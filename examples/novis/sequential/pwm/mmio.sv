==> flow/design.v <==
module mmio (
        input logic clk,
        input logic rst,
	input logic [31:0]   addr_in,  
	input logic [31:0]   data_in,  
	input logic          wr_in,    
	input logic          rd_in,    
	output logic 	     rd_valid_out,  
	output logic [31:0]  data_out  
);
logic [31:0] config_reg;
logic [31:0] comp_levels_reg;
logic pwm_out;
logic [31:0] clk_cnt;
always_ff @(posedge clk) begin
	clk_cnt <= clk_cnt + 32'd1;
	if (rst) begin
		clk_cnt <= 32'd0;
	end
end
always_ff @(posedge clk) begin
	if ((addr_in[31:16] == 16'hBBBB) && wr_in) begin
		case(addr_in[15:0])
			16'h0000 : config_reg <= data_in; 			
			16'h0004 : comp_levels_reg <= data_in; 			
			default: begin
			end
		endcase
	end
	if (rst) begin
		config_reg <= 32'd0;
		comp_levels_reg <= 32'd0;
	end
end
always_ff @(posedge clk) begin
	rd_valid_out <= rd_in;
	if ((addr_in[31:16] == 16'hBBBB) && rd_in) begin
		case(addr_in[15:0])
			16'h0000 : data_out <= config_reg; 			
			16'h0004 : data_out <= comp_levels_reg; 			
			16'hFFFF : data_out <= clk_cnt;
			default: data_out <= 32'd0;
		endcase
	end
	if (rst) begin
		data_out <= 32'd0;	
	end
end
pwm pwm_inst(
	.clk(clk),
	.rst(rst),
	.config_in(config_reg),
	.comp_levels_in(comp_levels_reg),
	.pwm_out(pwm_out)
);
endmodule
module pwm (
	input logic clk,
	input logic rst,
	input logic [31:0] config_in,
	input logic [31:0] comp_levels_in,
	output logic pwm_out
);
logic [15:0] divval;
logic [15:0] maxcnt;
assign divval = config_in[15:0];
assign maxcnt = config_in[31:16];
logic divclk;
logic [15:0] divclk_cnt;  
always @(posedge clk) begin
	if(divclk_cnt >= divval) begin
		divclk <= !divclk;
		divclk_cnt <= 16'd0;
	end else begin
		divclk_cnt <= divclk_cnt + 16'd1;
	end
	if (rst) begin
		divclk <= 1'b0;
		divclk_cnt <= 16'd0;
	end
end
logic divclk_ff;
always_ff @(posedge clk) begin
	divclk_ff <= divclk;
end
logic divclk_posedge;  
assign divclk_posedge = divclk && !divclk_ff;
logic [15:0] timer_cnt;  
always @(posedge clk) begin
	if (divclk_posedge) begin
		if (timer_cnt >= maxcnt) begin
			timer_cnt <= 16'd0;
		end else begin
			timer_cnt <= timer_cnt + 16'd1;
		end
	end
	if (rst) begin
		timer_cnt <= 16'd0;
	end
end
logic [15:0] lpoint;
logic [15:0] hpoint;
assign lpoint = comp_levels_in[15:0];
assign hpoint = comp_levels_in[31:16];
always_ff @(posedge clk) begin
	if  (pwm_out && (timer_cnt == lpoint)) begin
		pwm_out <= 1'b0;
	end
	if (!pwm_out && (timer_cnt == hpoint)) begin
		pwm_out <= 1'b1;
	end
	if (rst) begin
		pwm_out <= 1'b0;
	end
end
endmodule  
## Reports on mmio

What the tools print for mmio, step after step.
Lines are those of the file above, counted from 1.
Operators: Yosys type, input widths -> output width; for muxes data width and select width s.
Not given: --

| design | value |
|---|---|
| top | mmio |
| clock input | clk |
| standard-cell library | sky130hd |
| timing corner | tt_025C_1v80 |

## After elaboration

Counts by Yosys on the flattened word-level netlist (proc, flatten, opt, wreduce; memories kept). Register bits leave out memories and registers merged into their read ports (data or address); mux counts leave out enables and synchronous resets folded into registers. Print and check cells are left out. Cells with the same type and inputs are merged into one.

| cells by class | value |
|---|---|
| add/subtract/negate cells | 1 |
| equal/unequal tests | 3 |
| multiplexer cells | 1 |
| reductions and logical operators | 5 |

Operator list:

| cell | count |
|---|---|
| $pmux 32 s3 | 1 |
| $eq 16x16->1 const B | 2 |
| $add 32x1->32 const B | 1 |
| $eq 16x3->1 const B | 1 |
| $logic_not 16->1 | 1 |
| $reduce_and 2->1 | 2 |
| $logic_and 1x1->1 | 2 |

| word-level totals | value |
|---|---|
| bits in registers | 129 |
| output and inout port bits | 33 |

## Longest topological paths

Yosys ltp: most cells in a row. Word level: on the elaborated netlist, between registers, memories and ports. Mapped: between sequential cells and ports; inverters and the memories' decode and read muxes count.

| logic depth | value |
|---|---|
| word-level depth | 3 |
| ABC_AREA | 0 |
| depth in mapped cells | 7 |
| depth with buffers taken out | 5 |

## Synthesis result

Source: synth_stat.txt of the flow (Yosys; design flattened, memories mapped). It holds for the ABC_AREA given above (unset counts as 0); a run with the other value may have another netlist.
Totals and module areas in this step are rounded.

Cell types:

| cell type | count | total area (um^2) |
|---|---|---|
| sky130_fd_sc_hd__dfxtp_1 | 129 | 2.58E+03 |
| sky130_fd_sc_hd__o31ai_1 | 77 | 578.054 |
| sky130_fd_sc_hd__nand4_1 | 75 | 469.2 |
| sky130_fd_sc_hd__a21oi_1 | 83 | 415.398 |
| sky130_fd_sc_hd__mux2_2 | 32 | 360.346 |
| sky130_fd_sc_hd__o2bb2ai_1 | 32 | 280.269 |
| sky130_fd_sc_hd__a22oi_1 | 32 | 240.23 |
| sky130_fd_sc_hd__clkbuf_1 | 62 | 232.723 |
| sky130_fd_sc_hd__or4_1 | 15 | 112.608 |
| sky130_fd_sc_hd__xnor2_1 | 6 | 52.55 |
| sky130_fd_sc_hd__xor2_1 | 6 | 52.55 |
| sky130_fd_sc_hd__nor2_1 | 13 | 48.797 |
| sky130_fd_sc_hd__nand2_1 | 12 | 45.043 |
| sky130_fd_sc_hd__nand3_1 | 9 | 45.043 |
| sky130_fd_sc_hd__clkbuf_8 | 3 | 41.29 |
| sky130_fd_sc_hd__nand4_2 | 3 | 37.536 |
| sky130_fd_sc_hd__nor4_1 | 6 | 37.536 |
| sky130_fd_sc_hd__nand4b_1 | 4 | 35.034 |

Other cell types: 20; their cells: 46.

| synthesis totals | value |
|---|---|
| cells in the netlist | 645 |
| synthesis area | 5960 um^2 |
| mapped flip-flops | 129 |
| buffer cells | 76 |

## Timing after synthesis

Path of least setup slack by OpenSTA after synthesis, without wires, with an ideal clock, recovery checks aside; 20% of the period is set as input and as output delay. Where synthesis merged equal registers, the netlist keeps one of their names.

| timing after synthesis | value |
|---|---|
| path kind | input to register |
| from | in addr_in[30] |
| to | reg comp_levels_reg[3] |
| clock period | 3.47 ns |
| input delay | 0.694 ns |
| library setup time | 0.132 ns |
| launch time at the first pin | 0.694 ns |
| arrival time | 2.079 ns |
| data required time | 3.338 ns |
| slack | 1.259 ns |
| delay of the path | 1.517 ns |
| stages | 6 |
| period reached after synthesis | 2.211 ns |

"delay of the path" = arrival - input delay + setup time.
"stages": output pins that drive a net of the path, with the launching flip-flop's if there is one; two outputs of one cell count as two.
"period reached after synthesis" is the clock period less the worst setup slack; recovery checks do not enter. This is arithmetic on one report: input and output delays are still those of the set period (20% each).
The rows between start and end are the longest chain of elaborated cells between them; the timing report does not say that the signal goes this way. Where chains are equally long, one stands for them.
A line is the first line of the expression or statement that the cell stems from. Yosys adds cells for indexed reads and writes and turns some case tables into memories.

| on the way, after synthesis | value |
|---|---|
| path through | sky130_fd_sc_hd__nand4b_1 sky130_fd_sc_hd__or4_1 sky130_fd_sc_hd__clkbuf_1 sky130_fd_sc_hd__clkbuf_1 sky130_fd_sc_hd__o31ai_1 sky130_fd_sc_hd__a21oi_1 |
| cells in the longest elaborated chain | 3 |
| elaborated cells between the ends (all ways) | 3 |

Ends and longest elaborated chain, after synthesis:

| item | RTL line | text |
|---|---|---|
| from (decl) | 4 | `input logic [31:0] addr_in,` |
| $eq 16x16->1 | 22 | `if ((addr_in[31:16] == 16'hBBBB) && wr_in) begin` |
| $logic_and 1x1->1 | 22 |  |
| $reduce_and 2->1 | -- |  |
| to (assign) | 25 | `16'h0004 : comp_levels_reg <= data_in;` |
| to (assign) | 32 | `comp_levels_reg <= 32'd0;` |
| to (decl) | 12 | `logic [31:0] comp_levels_reg;` |

## Worst path after layout

From the final timing report of job 2: the path of least setup slack in the routed layout; clock arrival at registers is part of the times.

| timing post-layout | value |
|---|---|
| path kind | register to register |
| from | reg clk_cnt[2] |
| to | reg clk_cnt[31] |
| clock period | 2.6 ns |
| library setup time | 0.07 ns |
| launch time at the first pin | 0.42 ns |
| arrival time | 2.53 ns |
| data required time | 2.95 ns |
| slack | 0.41 ns |
| stages | 5 |

The rows between start and end are the longest chain of elaborated cells between them; the timing report does not say that the signal goes this way. Where chains are equally long, one stands for them.

| on the way, post-layout | value |
|---|---|
| path through | sky130_fd_sc_hd__dfxtp_1 sky130_fd_sc_hd__nand4_2 sky130_fd_sc_hd__or4_1 sky130_fd_sc_hd__or4_1 sky130_fd_sc_hd__a21oi_1 |
| cells in the longest elaborated chain | 1 |
| elaborated cells between the ends (all ways) | 1 |
| source lines of those cells | 1 |

Ends and longest elaborated chain, post-layout:

| item | RTL line | text |
|---|---|---|
| from (decl) | 14 | `logic [31:0] clk_cnt;` |
| from (assign) | 16 | `clk_cnt <= clk_cnt + 32'd1;` |
| from (assign) | 18 | `clk_cnt <= 32'd0;` |
| $add 32x1->32 | 16 |  |
| to (assign) | 16 |  |
| to (assign) | 18 |  |
| to (decl) | 14 |  |

Data sheet: physical implementation of mmio

Flow measurements of mmio on sky130hd: 2 stored runs with different settings, listed in no order. Input and output delays are each 20% of the period that was set; the output load is 0.01 pF.
"period achieved" = clock period - worst setup slack. The figure is calculated, with input and output delays left at 20% of the set period.
By "worst path time" is meant the share of the clock period that the worst setup path is allowed (20% is reserved at inputs, 20% at outputs), minus its slack. Clock arrival times at its registers enter into it.
By "total power of the final layout" is meant OpenSTA's value without simulated activity: inputs other than the clock are taken to toggle once in ten clock periods, and the tool carries that through the logic.
The results are shown rounded.
A setting shown as - is not set for that run.
Among the results, - means that no value is shown for the run.

| run | period_ns | CORE_UTILIZATION | SETUP_SLACK_MARGIN | PLACE_DENSITY_LB_ADDON | CORE_ASPECT_RATIO | CELL_PAD_IN_SITES_GLOBAL_PLACEMENT | GPL_TIMING_DRIVEN | GPL_ROUTABILITY_DRIVEN | CTS_CLUSTER_SIZE | CTS_CLUSTER_DIAMETER | CAP_MARGIN | CORE_MARGIN | SLEW_MARGIN | lowest hold slack (ns) | chip area in the Yosys report (um^2) | std-cell area (final layout) (um^2) | period achieved (ns) | die size (um^2) | total power of the final layout (µW) | final utilization | worst setup slack after layout (ns) | worst path time (ns) | worst setup path kind | post-route setup TNS (ns) |
|---|---|---|---|---|---|---|---|---|---|---|---|---|---|---|---|---|---|---|---|---|---|---|---|---|
| job 1 | 1.56 | 53 | 0.41 | 0.09 | 0.76 | 0 | 1 | 1 | 44 | 220 | 20 | 2 | 20 | - | - | - | - | - | - | - | - | - | - | - |
| job 2 | 2.6 | 40 | - | - | - | - | - | - | - | - | 20 | 2 | 20 | 0.459 | 5960 | 7700 | 2.186 | 15900 | 4460 | 0.53 | 0.414 | 2.19 | register to register | 0.000 |

Job 1: did not finish, routing stopped with DPL-0038
