==> flow/design.v <==
module RegisterFile #(
    parameter LOG_NUM_REG = 4,  
    parameter ADDR_WIDTH = 3,  
    parameter DATA_WIDTH = 32  
) 
(
    input clk,
    input rst,
    input logic [ADDR_WIDTH-1:0] porta_rd_addr_in,
    output logic [DATA_WIDTH-1:0] porta_rd_data_out,
    input logic [ADDR_WIDTH-1:0] portb_rd_addr_in,
    output logic [DATA_WIDTH-1:0] portb_rd_data_out,
    input logic [ADDR_WIDTH-1:0] wr_addr_in,
    input logic [DATA_WIDTH-1:0] wr_data_in,
    input logic                  wr_data_valid_in,
    output logic                 wr_data_ready_out
);
logic [LOG_NUM_REG-1:0] [DATA_WIDTH-1:0] regs_ff; 
always_comb begin
    porta_rd_data_out = regs_ff[porta_rd_addr_in];
    portb_rd_data_out = regs_ff[portb_rd_addr_in];
end
always_comb begin
    wr_data_ready_out = 1'b1;
end
always_ff @(posedge clk) begin
     if (wr_data_valid_in && wr_data_ready_out) begin
        regs_ff[wr_addr_in] <= wr_data_in;
        regs_ff[0] <= {DATA_WIDTH{1'b0}};  
     end
     if (rst) begin
	for (int i=0; i<2**LOG_NUM_REG; i++) begin
            regs_ff[i] <= {DATA_WIDTH{1'b0}}; 
        end
    end
end
endmodule  
* Reports on RegisterFile
Tool output for the design above, in the order of the flow.
Lines are those of the file above, counted from 1.
Library cell names are shortened.
A cell with - has no value.
- Top module :: RegisterFile
- Clock input :: clk
- Standard-cell library :: sky130hd
- Library corner :: tt_025C_1v80

* After elaboration
Source: Yosys, flattened and elaborated, memories not mapped. Widths are those after wreduce; folded enables and synchronous resets count as part of the registers. Registers that Yosys merges into a memory's read port (data or address) are not register bits. Print and check cells do not count. Equal cells are merged and count once.
- Add/subtract/negate cells :: 1
- $mul :: 0
- Divide/modulo/power cells :: 0
- Magnitude comparators :: 0
- Eq/ne operators :: 0
- Shift-type cells :: 4
- Muxes and demuxes :: 0
- Bitwise operators :: 3
- Reduce/logical cells :: 0
** Operator list (number)
- indexed select 128 x 9 -> 32 bit :: 2
- bitwise AND 128 bit :: 1
- OR 128 bit :: 1
- inverter 128 bit :: 1
- variable shift 32 x 33 -> 128 bit :: 1
- variable shift 32 x 33 -> 128 bit with constant A :: 1
- negation 8 -> 33 bit :: 1
- Flip-flop bits (word level) :: 96
- Latch bits :: 0
- RAM bits :: 0
- Bits in read-only memories :: 0
- Clocked read ports x word width :: 0
- Memories kept :: 0
- Input port bits :: 44
- Output and inout port bits :: 65

* Longest topological paths
Depth = most cells in a row (Yosys ltp): at word level without a register or memory, in the mapped netlist without a sequential cell, where the memories' decode and read muxes count.
- Word-level depth :: 5
- ABC_AREA :: 0
- Mapped depth :: 9
- Depth with buffers taken out :: 8

* Mapped cells and area
The flow's flattened synthesis, as Yosys stat reports it; memories are mapped. The netlist is that of the ABC_AREA named above (0 if unset); the other value can give another one.
The area totals of this step are shown rounded.
- Cells in the netlist :: 596
- Chip area (Yosys) :: 0.00552 sq mm
- Flip-flops :: 96
- Buffers :: 63
** Cell types
- dfxtp_1 :: number 96, area in all 1.92E+03 sq um
- mux2_2 :: number 64, area in all 720.691 sq um
- o32ai_1 :: number 66, area in all 578.054 sq um
- o32ai_2 :: number 30, area in all 487.968 sq um
- a22oi_1 :: number 64, area in all 480.461 sq um
- inv_1 :: number 101, area in all 379.114 sq um
- nor2_1 :: number 66, area in all 247.738 sq um
- nand2b_1 :: number 32, area in all 200.192 sq um
- buf_4 :: number 13, area in all 97.594 sq um
- buf_2 :: number 19, area in all 95.091 sq um
- buf_6 :: number 8, area in all 90.086 sq um
- clkbuf_1 :: number 23, area in all 86.333 sq um
- ha_1 :: number 3, area in all 37.536 sq um
- nand4b_4 :: number 1, area in all 23.773 sq um
- a211o_4 :: number 1, area in all 17.517 sq um
- nor2b_1 :: number 2, area in all 12.512 sq um
- or2_2 :: number 2, area in all 12.512 sq um
- nand4b_1 :: number 1, area in all 8.758 sq um
Other cell types: 4; their cells: 4.

* Timing after synthesis
Path of least setup slack by OpenSTA after synthesis, without wires, with an ideal clock, recovery checks aside; 20% of the period is set as input and as output delay. Where synthesis merged equal registers, the netlist keeps one of their names.
- Path type :: input-to-reg
- Start point :: input wr_addr_in[1]
- End point :: register regs_ff
- Clock period :: 1.98 ns
- Library setup time :: 0.089 ns
- Arrival time :: 1.662 ns
- Data required time :: 1.891 ns
- Path slack :: 0.230 ns
- Delay of the path :: 1.355 ns
- Driving pins on the path :: 8
- Synthesis period reached :: 1.75 ns
"delay of the path" = arrival - input delay + setup time.
"driving pins on the path": output pins that drive a net of the path, with the launching flip-flop's if there is one; two outputs of one cell count as two.
"synthesis period reached" is the clock period less the worst setup slack; recovery checks do not enter. This is arithmetic on one report: input and output delays are still those of the set period (20% each).
An end named without its bit number is one bit of that signal or, where synthesis recoded a state register, one of its new flip-flops.
Between the ends stands the longest chain of elaborated cells between them, by number of cells; it is not shown to be the way that was timed. Of several equally long chains one is given.
Each line given opens the expression or statement behind the cell; cells for indexed reads and writes are added by Yosys, which also makes memories of some case tables.
- Path through :: inv_1 ha_1 ha_1 inv_1 ha_1 a211o_4 buf_6 o32ai_2
- Cells in the longest elaborated chain :: 5
- Elaborated cells on any way between the ends :: 6
- RTL lines with such cells :: 1
- Classes of those cells :: add/sub (1); shift (2); logic (3)
** RTL lines, path post-synthesis
- start, declared :: RTL line 13 : input logic [ADDR_WIDTH-1:0] wr_addr_in,
- negation 8 -> 33 bit :: RTL line 28 : regs_ff[wr_addr_in] <= wr_data_in;
- variable shift 32 x 33 -> 128 bit :: RTL line 28
- inverter 128 bit :: RTL line 28
- bitwise AND 128 bit :: RTL line 28
- OR 128 bit :: RTL line 28
- end, assigned :: RTL line 28
- end, declared :: RTL line 18 : logic [LOG_NUM_REG-1:0] [DATA_WIDTH-1:0] regs_ff;

* Worst path after layout
From the final timing report of record 1: the path of least setup slack in the routed layout; clock arrival at registers is part of the times.
- Path type :: input-to-output
- Start point :: input portb_rd_addr_in[1]
- End point :: output portb_rd_data_out[25]
- Clock period :: 2.03 ns
- Arrival time :: 1.54 ns
- Data required time :: 1.62 ns
- Path slack :: 0.08 ns
- Driving pins on the path :: 7
Between the ends stands the longest chain of elaborated cells between them, by number of cells; it is not shown to be the way that was timed. Of several equally long chains one is given.
- Path through :: buf_12 buf_12 buf_6 mux2_4 a22oi_2 nor2_1 buf_2
- Cells in the longest elaborated chain :: 1
- Elaborated cells on any way between the ends :: 1
- RTL lines with such cells :: 1
- Classes of those cells :: shift (1)
** RTL lines, path post-layout
- start, declared :: RTL line 11 : input logic [ADDR_WIDTH-1:0] portb_rd_addr_in,
- indexed select 128 x 9 -> 32 bit :: RTL line 21 : portb_rd_data_out = regs_ff[portb_rd_addr_in];
- end, declared :: RTL line 12 : output logic [DATA_WIDTH-1:0] portb_rd_data_out,

Appendix: measured runs

RegisterFile through Yosys and OpenROAD on sky130hd: 2 stored runs, unordered, with their settings and measured results. The constraints put input and output delay at 20% of the set period each and load the outputs with 0.01 pF.
"clock period achieved" means the clock period less the worst setup slack. The figure is calculated, with input and output delays left at 20% of the set period.
"power consumption": no workload was simulated; the value follows from the tool's default switching activity.
Values from the reports are rounded here.

** Record 1
- Settings :: period_ns=2.03; CORE_UTILIZATION=20; SETUP_SLACK_MARGIN=0.42; CORE_MARGIN=6; CELL_PAD_IN_SITES_GLOBAL_PLACEMENT=2; CELL_PAD_IN_SITES_DETAIL_PLACEMENT=2; TNS_END_PERCENT=55; GPL_ROUTABILITY_DRIVEN=0; CTS_CLUSTER_DIAMETER=381; SLEW_MARGIN=0; MIN_ROUTING_LAYER=met2; CAP_MARGIN=20
- Lowest hold slack :: 0.497 ns
- Setup TNS :: 0.000 ns
- Power consumption :: 5,160 uW
- Std-cell area (final layout) :: 0.00907 sq mm
- Overall die area :: 0.0317 sq mm
- Post-route utilization :: 33.6%
- Clock period achieved :: 1.947 ns
- Mapped cell area after synthesis :: 0.00552 sq mm
- Worst setup slack after layout :: 0.083 ns

** Record 2
- Settings :: period_ns=1.99; CORE_UTILIZATION=17; SETUP_SLACK_MARGIN=0.51; PLACE_DENSITY_LB_ADDON=0.17; CORE_MARGIN=10; CTS_CLUSTER_SIZE=71; SLEW_MARGIN=15; MIN_ROUTING_LAYER=met2; CAP_MARGIN=20
- Worst setup slack after layout :: 0.075 ns
- Post-route utilization :: 29.4%
- Std-cell area (final layout) :: 0.00936 sq mm
- Setup TNS :: 0.000 ns
- Power consumption :: 4,950 uW
- Clock period achieved :: 1.915 ns
- Mapped cell area after synthesis :: 0.00552 sq mm
- Overall die area :: 0.0401 sq mm
- Lowest hold slack :: 0.424 ns
